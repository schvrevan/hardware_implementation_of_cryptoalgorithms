==> flow/design.v <==
module tea_iterative (
  input logic rst,
  input logic clk,
  input logic [127:0] key,
  input logic [63:0] s_axis_tdata,
  input logic s_axis_tvalid,
  output logic s_axis_tready,
  output logic [63:0] m_axis_tdata,
  output logic m_axis_tvalid,
  input logic m_axis_tready
);
  parameter [1:0] IDLE = 2'b00, ENC_1 = 2'b01, ENC_2 = 2'b10, DONE = 2'b11;
  logic [1:0] next_state, state = IDLE;
  logic [63:0] block, enc_block;
  logic [31:0] sum = 32'h9e3779b9;
  logic [4:0] counter = 5'd0;  
  logic last_round;
  assign last_round = &counter;
  always @(*) begin
    next_state = state;
    case(state)
      IDLE: if (s_axis_tvalid) next_state = ENC_1;
      ENC_1: next_state = ENC_2;
      ENC_2: next_state = last_round ? DONE : ENC_1;
      DONE: if (m_axis_tready) next_state = IDLE;
      default: next_state = IDLE;
    endcase
  end
  always @(posedge clk) begin
    if (rst) state <= IDLE;
    else state <= next_state;
  end
  always @(posedge clk) begin
    if (rst) begin
      counter <= 5'd0;
      block <= 64'd0;
    end else begin
      case (state)
        IDLE: begin
          counter <= 5'd0;
          if (s_axis_tvalid) block <= s_axis_tdata;
        end
        ENC_2: begin
          counter <= counter + 1;
          block <= enc_block;
        end
      endcase
    end
  end
always @(*) begin
  case(counter)
    5'd0: sum = 32'h9e3779b9;
    5'd1: sum = 32'h3c6ef372;
    5'd2: sum = 32'hdaa66d2b;
    5'd3: sum = 32'h78dde6e4;
    5'd4: sum = 32'h1715609d;
    5'd5: sum = 32'hb54cda56;
    5'd6: sum = 32'h5384540f;
    5'd7: sum = 32'hf1bbcdc8;
    5'd8: sum = 32'h8ff34781;
    5'd9: sum = 32'h2e2ac13a;
    5'd10: sum = 32'hcc623af3;
    5'd11: sum = 32'h6a99b4ac;
    5'd12: sum = 32'h08d12e65;
    5'd13: sum = 32'ha708a81e;
    5'd14: sum = 32'h454021d7;
    5'd15: sum = 32'he3779b90;
    5'd16: sum = 32'h81af1549;
    5'd17: sum = 32'h1fe68f02;
    5'd18: sum = 32'hbe1e08bb;
    5'd19: sum = 32'h5c558274;
    5'd20: sum = 32'hfa8cfc2d;
    5'd21: sum = 32'h98c475e6;
    5'd22: sum = 32'h36fbef9f;
    5'd23: sum = 32'hd5336958;
    5'd24: sum = 32'h736ae311;
    5'd25: sum = 32'h11a25cca;
    5'd26: sum = 32'hafd9d683;
    5'd27: sum = 32'h4e11503c;
    5'd28: sum = 32'hec48c9f5;
    5'd29: sum = 32'h8a8043ae;
    5'd30: sum = 32'h28b7bd67;
    5'd31: sum = 32'hc6ef3720;
    default: sum = 32'h9e3779b9;
  endcase
end
tea_round round_inst (
  .clk (clk),
  .idata (block),
  .sum (sum),
  .key (key),
  .odata (enc_block)
);
assign m_axis_tdata = block;
assign m_axis_tvalid = (state == DONE);
assign s_axis_tready = (state == IDLE);
endmodule
module tea_round (
  input logic clk,
  input logic [63:0] idata,
  input logic [31:0] sum,
  input logic [127:0] key,
  output logic [63:0] odata
);
  logic [31:0] zl4, zr5, z_sum;
  logic [31:0] yl4, yr5, y_sum;
  logic [31:0] y_new, z_new;
  always @(posedge clk) begin
    zl4 = {idata[27:0], 4'b0000} + key[127:96];
    zr5 = {5'd0, idata[31:5]} + key[95:64];
    z_sum = idata[31:0] + sum;
    y_new = idata[63:32] + (zl4 ^ z_sum ^ zr5);
  end
  always @(posedge clk) begin
    yl4 = {y_new[27:0], 4'b0000} + key[63:32];
    yr5 = {5'd0, y_new[31:5]} + key[31:0];
    y_sum = y_new + sum;
    z_new = idata[31:0] + (yl4 ^ y_sum ^ yr5);
  end
assign odata = {y_new, z_new};
endmodule
# Tool chain data of tea_iterative
# The steps from the RTL of tea_iterative to its reports follow in flow order.
# Line numbers count from 1 in the design file above.
# Cell names lack the library's common part.
# A cell with - has no value.
# setup
design	tea_iterative
clock_port	clk
library	sky130hd
pvt_corner	tt_025C_1v80

# Word-level counts
# Counts by Yosys on the flattened word-level netlist (proc, flatten, opt, wreduce; memories kept). Register bits leave out memories and registers merged into their read ports (data or address). Print and check cells are left out. Cells with the same type and inputs are merged into one.
# Yosys's memory passes give these memory sizes; they may raise the number of words (mostly to a power of two), join words into wider ones and drop unused or constant bits.
# classes
addsub	9
eq_ne	5
muxes	7
bitwise	4
reduce_logical	5
# ops
cell	n
adder 32 bit	6
bitwise XOR 32 bit	4
case mux 64 bit (select 2 bit)	1
adder 27 x 32 -> 32 bit	2
two-way mux 64 bit	1
case mux 5 bit (select 2 bit)	1
case mux 2 bit (select 4 bit)	1
two-way mux 2 bit	3
adder 5 x 1 -> 5 bit (second input constant)	1
AND reduction 5 bit	1
equality test 2 bit (second input constant)	2
AND reduction 2 bit	2
equality test 2 x 1 -> 1 bit (second input constant)	1
!= test 2 x 1 -> 1 bit (second input constant)	1
!= test 2 bit (second input constant)	1
zero test 2 bit	1
nonzero test 2 bit	1
# bits
regBits	135
romBits	1024
memories	1
input_bits	196
word_cells	36
# memory_table
name	size	word_bits	rd	wr	line_no	rtl
(name not given)	32	32	1	0	51	case(counter)

# Logic depth
# Yosys ltp: most cells in a row. Word level: on the elaborated netlist, between registers, memories and ports. Mapped: between sequential cells and ports; inverters and the memories' decode and read muxes count.
# logic_depth
depth_word	4
ABC_AREA	0
depth_mapped	31

# Netlist
# Source: synth_stat.txt of the flow (Yosys; design flattened, memories mapped). It holds for the ABC_AREA given above (unset counts as 0); a run with the other value may have another netlist.
# Totals and module areas in this step are rounded.
# mapped
stdcells	2112
yosys_area_um2	17000
seqArea_um2	2700
flip_flops	135
# types
type	n	area_total_um2
ha_1	249	3.12E+03
xnor2_1	309	2.71E+03
dfxtp_1	135	2.7E+03
a21oi_1	220	1.1E+03
a21o_1	107	803.27
mux2i_1	71	710.682
nor2_1	173	649.373
a211oi_1	82	615.59
o21ai_0	101	505.485
xor2_1	57	499.229
nand2_1	118	442.925
nand3_1	42	210.202
inv_1	52	195.187
o21bai_1	23	172.666
clkbuf_1	44	165.158
fa_1	8	160.154
nor3_1	29	145.139
o211ai_1	19	142.637
# Other cell types: 56; their cells: 273.
# The figures by module come from a second, unflattened synthesis with its own total; it is not the netlist above.
# unflattened
hier_cells	2220
area_unflattened_um2	17700
# Rows give one instance, submodules left out.
# by_module
module	instances	cells	mod_area_um2
tea_round	1	1635	13400
tea_iterative	1	585	4380

# Path before layout
# Source: OpenSTA report_checks on the synthesized netlist (no wires, ideal clock, input and output delay 20% of the period each), path of least setup slack; recovery checks are left aside. Register names are those of the netlist, which keeps one name where synthesis merged equal registers.
# synth_path
path_type	register to register
startpoint	register counter[2]
endpoint	register round_inst.y_new[31]
tclk_ns	7.08
setup_time_ns	0.130
t_first_pin_ns	0.000
arrival_time_ns	5.836
required_ns	6.950
setup_slack_ns	1.114
path_delay_ns	5.966
driving_pins	30
path_buffers	3
period_less_setup_slack_ns	5.966
# "path_delay_ns" = arrival - input delay + setup time.
# "driving_pins" counts driving pins, that of a launching flip-flop among them; a cell with two outputs on the path counts twice.
# "period_less_setup_slack_ns" is the clock period less the worst setup slack; recovery checks do not enter. This is arithmetic on one report: input and output delays are still those of the set period (20% each).
# Between the ends stands the longest chain of elaborated cells between them, by number of cells; it is not shown to be the way that was timed. Of several equally long chains one is given.
# Each line given opens the expression or statement behind the cell; cells for indexed reads and writes are added by Yosys, which also makes memories of some case tables.
# A memory read counts as a cell of the chain, while the word-level depth stops at memories.
# At most two assigning lines are given for a register; there are more.
# synth_via
path_cell_list	dfxtp_1 clkbuf_1 inv_1 clkbuf_1 buf_1 ha_1 nor3_1 nor2_1 o2bb2ai_1 ha_1 nor2b_1 a311o_1 a31o_1 a22o_1 a21o_1 a21oi_1 o21ai_1 xor2_1 xnor2_1 ha_1 a21oi_1 a21boi_0 a2111oi_0 nand3_1 o21ai_1 o21ai_0 a21oi_1 o21ai_0 o21ai_0 xnor3_1
elab_chain_cells	5
cone_cells	5
cone_lines	3
# synth_rtl
item	line_no	rtl
from (decl)	16	logic [4:0] counter = 5'd0;
from (assign)	35	counter <= 5'd0;
from (assign)	44	counter <= counter + 1;
memory read (32 x 32 bit)	51	case(counter)
adder 32 bit	111	z_sum = idata[31:0] + sum;
bitwise XOR 32 bit (2 in a row)	112	y_new = idata[63:32] + (zl4 ^ z_sum ^ zr5);
adder 32 bit	112
to (assign)	112
to (decl)	107	logic [31:0] y_new, z_new;

# Worst path after layout
# Path of least setup slack in the final report of entry B (OpenROAD, finished layout, wires in). Where an end is a register, its clock arrival counts in the times.
# layout_path
path_type	register to register
startpoint	register counter[1]
endpoint	register round_inst.y_new[31]
tclk_ns	10.5
setup_time_ns	0.12
t_first_pin_ns	0.44
arrival_time_ns	7.76
required_ns	10.82
setup_slack_ns	3.06
driving_pins	27
path_buffers	0
# Between the ends stands the longest chain of elaborated cells between them, by number of cells; it is not shown to be the way that was timed. Of several equally long chains one is given.
# A memory read counts as a cell of the chain, while the word-level depth stops at memories.
# At most two assigning lines are given for a register; there are more.
# layout_via
path_cell_list	dfxtp_1 inv_1 ha_1 o21ai_0 a21oi_1 o2bb2ai_1 ha_1 nor2b_1 a311o_1 a31o_1 a22o_1 a21o_1 a21oi_1 o21ai_1 xor2_1 xnor2_1 ha_1 a21oi_1 a21boi_0 a2111oi_0 nand3_1 o21ai_1 o21ai_0 a21oi_1 o21ai_0 o21ai_0 xnor3_1
elab_chain_cells	5
cone_cells	5
cone_lines	3
# layout_rtl
item	line_no	rtl
from (decl)	16	logic [4:0] counter = 5'd0;
from (assign)	35	counter <= 5'd0;
from (assign)	44	counter <= counter + 1;
memory read (32 x 32 bit)	51	case(counter)
adder 32 bit	111	z_sum = idata[31:0] + sum;
bitwise XOR 32 bit (2 in a row)	112	y_new = idata[63:32] + (zl4 ^ z_sum ^ zr5);
adder 32 bit	112
to (assign)	112
to (decl)	107	logic [31:0] y_new, z_new;

# Stored flow runs of tea_iterative (2 of them; Yosys, OpenROAD, sky130hd). They differ in their settings and are not a sequence. Constraints: input delay and output delay 20% of the set period each, output load 0.01 pF.
# By "period_less_ws_ns" is meant the clock period of the run minus its worst setup slack. This is arithmetic on one report: input and output delays are still those of the set period (20% each).
# By "worst_path_time_ns" is meant the share of the clock period that the worst setup path is allowed (20% is reserved at inputs, 20% at outputs), minus its slack. Clock arrival times at its registers enter into it.
# "fin_power_mw" rests on the timing tool's default activity at the inputs, not on a simulated workload.
# Measured values are rounded.
# Among the settings, - means not set for that run.
# Results: - = not shown.
name,entry A,entry B
period_ns,6.99,10.5
CORE_UTILIZATION,59,46
SETUP_SLACK_MARGIN,0.23,-
PLACE_DENSITY,0.93,-
CELL_PAD_IN_SITES_DETAIL_PLACEMENT,2,0
CAP_MARGIN,25,20
MIN_ROUTING_LAYER,met2,-
CORE_MARGIN,2,5
SLEW_MARGIN,20,20
CELL_PAD_IN_SITES_GLOBAL_PLACEMENT,-,2
GPL_ROUTABILITY_DRIVEN,-,0
CTS_CLUSTER_SIZE,-,29
layout_stdcell_area_um2,-,20600
period_less_ws_ns,-,7.441
worst_path_time_ns,-,7.44
critical_path_kind,-,register to register
hold_worst_slack_ns,-,0.527
yosys_chip_area_um2,-,17000
fin_util_pct,-,56.4
fin_power_mw,-,8.26
worst_setup_slack_ns,-,3.06
total_negative_slack_ns,-,0.000
die_footprint_um2,-,41000
# Entry A: no final report: placement broke off with a tool error
